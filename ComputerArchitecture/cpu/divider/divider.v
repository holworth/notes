==> flow/design.v <==
module div
(
input div_clk,  
input resetn,  
input div,  
input div_signed,  
input [31:0]x,  
input [31:0]y,  
output [31:0]s,  
output [31:0]r,  
output complete  
);
reg [6:0]counter;
reg in_div;
wire [31:0]x_abs=div_signed?(x[31]?(~x+1):x):x;
wire [31:0]y_abs=div_signed?(y[31]?(~y+1):y):y;
wire sign=x[31]^y[31];
reg result_sign;
reg dividend_sign;
reg div_signed_reg;
reg [64:0]result_reg;
reg [31:0] x_abs_reg;
reg [31:0] y_abs_reg;
wire [31:0]dividend=result_reg[63:32];
wire [31:0]quotient=result_reg[31:0];
wire [32:0]abssub=result_reg[63:31]+(~{1'b0,y_abs_reg[31:0]})+1;
always@(posedge div_clk)begin
    if(!resetn)begin
        counter<=6'd0;
        in_div<=0;
        x_abs_reg<=32'b0;
        y_abs_reg<=32'b0;
        result_reg<=1'b0;
        result_sign<=1'b0;
        dividend_sign<=1'b0;
        div_signed_reg<=1'b0;
    end
    else begin
        if(in_div)begin
            counter<=counter+1;
        end
        else begin
            counter<=6'b0;
            if(div)begin
                in_div<=1;
                result_sign<=sign;
                dividend_sign<=x[31];
                result_reg<={32'b0,x_abs};
                x_abs_reg<=x_abs;
                y_abs_reg<=y_abs;
                div_signed_reg<=div_signed;
            end
        end
    end
    if(in_div)begin
        if(counter==32)begin
            in_div<=0;
        end
        else begin
            if(abssub[32])begin
                result_reg<={result_reg[63:0],1'b0};
            end
            else
            begin
                result_reg<={abssub,result_reg[30:0],1'b1};
            end
        end 
    end
end
assign complete=counter==32;
assign s=div_signed_reg?
    (result_sign?(~result_reg[31:0]+1):result_reg[31:0]):
    result_reg[31:0];
assign r=div_signed_reg?
    (dividend_sign?(~result_reg[63:32]+1):result_reg[63:32]):
    result_reg[63:32];
endmodule
From RTL to reports: div
Tool output for the design above, in the order of the flow.
Line numbers count from 1 in the design file above.
Not given: n/a
Set-up
  top module: div
  clock: div_clk
  library: sky130hd
  library corner: tt_025C_1v80

Elaborated design
Counts by Yosys on the flattened word-level netlist (proc, flatten, opt, wreduce; memories kept). Register bits leave out memories and registers merged into their read ports (data or address); mux counts leave out enables and synchronous resets folded into registers. Print and check cells are left out. Cells with the same type and inputs are merged into one.
Cells by class
  multiplexer cells: 19
  add/subtract/negate cells: 7
  bitwise gates (word level): 7
  equal/unequal tests: 1
  reductions and logical operators: 2
Operator list (number)
  2-to-1 mux 65 bit: 6
  2-to-1 mux 32 bit: 8
  adder 32 x 1 -> 32 bit (second input constant): 4
  inverter 32 bit: 4
  inverter 32 -> 33 bit: 1
  adder 33 x 1 -> 33 bit (second input constant): 1
  adder 33 bit: 1
  adder 7 x 1 -> 7 bit (second input constant): 1
  == test 7 x 6 -> 1 bit (second input constant): 1
  2-to-1 mux 1 bit: 5
  AND reduction 2 bit: 2
  bitwise XOR 1 bit: 1
  inverter 1 bit: 1
Word-level totals
  input port bits: 68
  output and inout port bits: 65
  cells after elaboration: 43
  register bits after elaboration: 108

Depth
Depth = most cells in a row (Yosys ltp): at word level without a register or memory, in the mapped netlist without a sequential cell, where the memories' decode and read muxes count.
Depth
  word-level depth: 9
  ABC_AREA: 1
  mapped depth: 18
  depth with buffers taken out: 18

Synthesis result
The flow's flattened synthesis, as Yosys stat reports it; memories are mapped. The netlist is that of the ABC_AREA named above (0 if unset); the other value can give another one.
Synthesis totals
  cells in the netlist: 1764
  sequential area: 2142.1 um2
  mapped flip-flops: 107
  buffers: 46
  mapped area: 10110.9 um2
Cell types
  sky130_fd_sc_hd__dfxtp_1: number 107, total area 2.14E+03 um2
  sky130_fd_sc_hd__nand2_1: number 538, total area 2.02E+03 um2
  sky130_fd_sc_hd__inv_1: number 322, total area 1.21E+03 um2
  sky130_fd_sc_hd__xor2_1: number 79, total area 691.914 um2
  sky130_fd_sc_hd__nor2_1: number 154, total area 578.054 um2
  sky130_fd_sc_hd__nand3_1: number 108, total area 540.518 um2
  sky130_fd_sc_hd__o21ai_0: number 101, total area 505.485 um2
  sky130_fd_sc_hd__ha_1: number 38, total area 475.456 um2
  sky130_fd_sc_hd__a21oi_1: number 85, total area 425.408 um2
  sky130_fd_sc_hd__nor3_1: number 34, total area 170.163 um2
  sky130_fd_sc_hd__xnor2_1: number 19, total area 166.41 um2
  sky130_fd_sc_hd__nand4_1: number 20, total area 125.12 um2
  sky130_fd_sc_hd__clkbuf_1: number 29, total area 108.854 um2
  sky130_fd_sc_hd__nand2_2: number 16, total area 100.096 um2
  sky130_fd_sc_hd__o211ai_1: number 12, total area 90.086 um2
  sky130_fd_sc_hd__o221ai_1: number 10, total area 87.584 um2
  sky130_fd_sc_hd__nand3b_1: number 8, total area 60.058 um2
  sky130_fd_sc_hd__o21bai_1: number 6, total area 45.043 um2
Not listed: further types 29, cells in them 78.

Worst setup path after synthesis
Path of least setup slack by OpenSTA after synthesis, without wires, with an ideal clock, recovery checks aside; 20% of the period is set as input and as output delay. Where synthesis merged equal registers, the netlist keeps one of their names.
Path after synthesis
  path type: reg2out
  start point: reg result_reg[32]
  end point: out r[24]
  path buffers: 0
  arrival time: 1.667 ns
  period: 3.44 ns
  data required time: 2.752 ns
  stages: 10
  launch time at the first pin: 0.000 ns
  external output delay: 0.688 ns
  path slack: 1.085 ns
  path delay: 1.667 ns
  synthesis period reached: 2.355 ns
"path delay" is the arrival time less input delay plus setup time.
At an output port there is no setup time.
"stages": output pins that drive a net of the path, with the launching flip-flop's if there is one; two outputs of one cell count as two.
"synthesis period reached" = period - worst setup slack (recovery checks aside). The figure is calculated, with input and output delays left at 20% of the set period.
The rows between start and end are the longest chain of elaborated cells between them; the timing report does not say that the signal goes this way. Where chains are equally long, one stands for them.
A line is the first line of the expression or statement that the cell stems from. Yosys adds cells for indexed reads and writes and turns some case tables into memories.
A register here has more assigning lines than the two given.
Between the ends, after synthesis
  path through: sky130_fd_sc_hd__dfxtp_1 > sky130_fd_sc_hd__inv_1 > sky130_fd_sc_hd__ha_1 > sky130_fd_sc_hd__nand4_1 > sky130_fd_sc_hd__nor2_1 > sky130_fd_sc_hd__nand3_1 > sky130_fd_sc_hd__nor2_1 > sky130_fd_sc_hd__nand3_1 > sky130_fd_sc_hd__o21bai_2 > sky130_fd_sc_hd__xor2_1
  cells in the longest elaborated chain: 4
  elaborated cells between the ends (all ways): 4
  RTL lines with such cells: 2
  those cells by class: add/sub: 1; mux: 2; logic: 1
Ends and longest elaborated chain, after synthesis
  from (decl): line 21  | reg [64:0]result_reg;
  from (assign): line 48  | result_reg<={32'b0,x_abs};
  from (assign): line 61  | result_reg<={result_reg[63:0],1'b0};
  inverter 32 bit: line 75  | (dividend_sign?(~result_reg[63:32]+1):result_reg[63:32]):
  adder 32 x 1 -> 32 bit: line 75
  2-to-1 mux 32 bit: line 75
  2-to-1 mux 32 bit: line 74  | assign r=div_signed_reg?
  to (decl): line 10  | output [31:0]r,

Worst path after layout
Path of least setup slack in the final report of flow run A (OpenROAD, finished layout, wires in). Where an end is a register, its clock arrival counts in the times.
Path after layout
  path type: reg2out
  start point: reg result_reg[1]
  end point: out s[12]
  path slack: 0.10 ns
  path buffers: 3
  data required time: 2.38 ns
  period: 2.98 ns
  external output delay: 0.60 ns
  arrival time: 2.28 ns
  stages: 11
  launch time at the first pin: 0.35 ns
The rows between start and end are the longest chain of elaborated cells between them; the timing report does not say that the signal goes this way. Where chains are equally long, one stands for them.
A register here has more assigning lines than the two given.
Between the ends, after layout
  path through: sky130_fd_sc_hd__dfxtp_2 > sky130_fd_sc_hd__inv_2 > sky130_fd_sc_hd__ha_4 > sky130_fd_sc_hd__nand4_1 > sky130_fd_sc_hd__buf_4 > sky130_fd_sc_hd__nor2_4 > sky130_fd_sc_hd__buf_4 > sky130_fd_sc_hd__a31oi_1 > sky130_fd_sc_hd__xor2_1 > sky130_fd_sc_hd__inv_1 > sky130_fd_sc_hd__clkdlybuf4s50_1
  cells in the longest elaborated chain: 4
  elaborated cells between the ends (all ways): 4
  RTL lines with such cells: 2
  those cells by class: add/sub: 1; mux: 2; logic: 1
Ends and longest elaborated chain, after layout
  from (decl): line 21  | reg [64:0]result_reg;
  from (assign): line 48  | result_reg<={32'b0,x_abs};
  from (assign): line 61  | result_reg<={result_reg[63:0],1'b0};
  inverter 32 bit: line 72  | (result_sign?(~result_reg[31:0]+1):result_reg[31:0]):
  adder 32 x 1 -> 32 bit: line 72
  2-to-1 mux 32 bit: line 72
  2-to-1 mux 32 bit: line 71  | assign s=div_signed_reg?
  to (decl): line 9  | output [31:0]s,

Top module div; platform sky130hd; tools Yosys and OpenROAD; 2 stored runs in no particular order. Input and output delays are each 20% of the period that was set; the output load is 0.01 pF.
"achieved clock period (ns)" = clock period - worst setup slack. The figure is calculated, with input and output delays left at 20% of the set period.
"worst setup path time (ns)" means the part of the period allowed to the worst setup path (the constraints hold back 20% at inputs and 20% at outputs) less its slack; where the path has registers, the arrival times of their clocks count too.
"finish__power__total": no workload was simulated; the value follows from the tool's default switching activity.

settings of flow run A
{
  "period_ns": 2.98,
  "CORE_UTILIZATION": 15,
  "PLACE_DENSITY": 0.54,
  "CORE_ASPECT_RATIO": 1.23,
  "ABC_AREA": 1,
  "CTS_CLUSTER_SIZE": 19,
  "CTS_CLUSTER_DIAMETER": 236,
  "CAP_MARGIN": 35,
  "SLEW_MARGIN": 35,
  "CORE_MARGIN": 2
}
report of flow run A
yosys chip area after synthesis (um^2): 10110.9
finish__design__die__area: 69510.9
finish__design__instance__area__stdcell: 13508.0
finish__design__instance__utilization: 0.2024
finish__timing__setup__ws: 0.103
finish__timing__hold__ws: 0.461
finish__power__total: 9.082e-03
achieved clock period (ns): 2.877
worst setup path time (ns): 2.28
worst setup path kind: reg2out

settings of flow run B
{
  "period_ns": 5.34,
  "CAP_MARGIN": 20,
  "CORE_MARGIN": 2,
  "CORE_UTILIZATION": 40,
  "SLEW_MARGIN": 20
}
report of flow run B
yosys chip area after synthesis (um^2): 8474.4
finish__design__die__area: 22366.7
finish__design__instance__area__stdcell: 10271.1
finish__design__instance__utilization: 0.4917
finish__timing__setup__ws: 0.612
finish__timing__hold__ws: 0.454
finish__power__total: 3.655e-03
achieved clock period (ns): 4.728
worst setup path time (ns): 3.66
worst setup path kind: reg2out
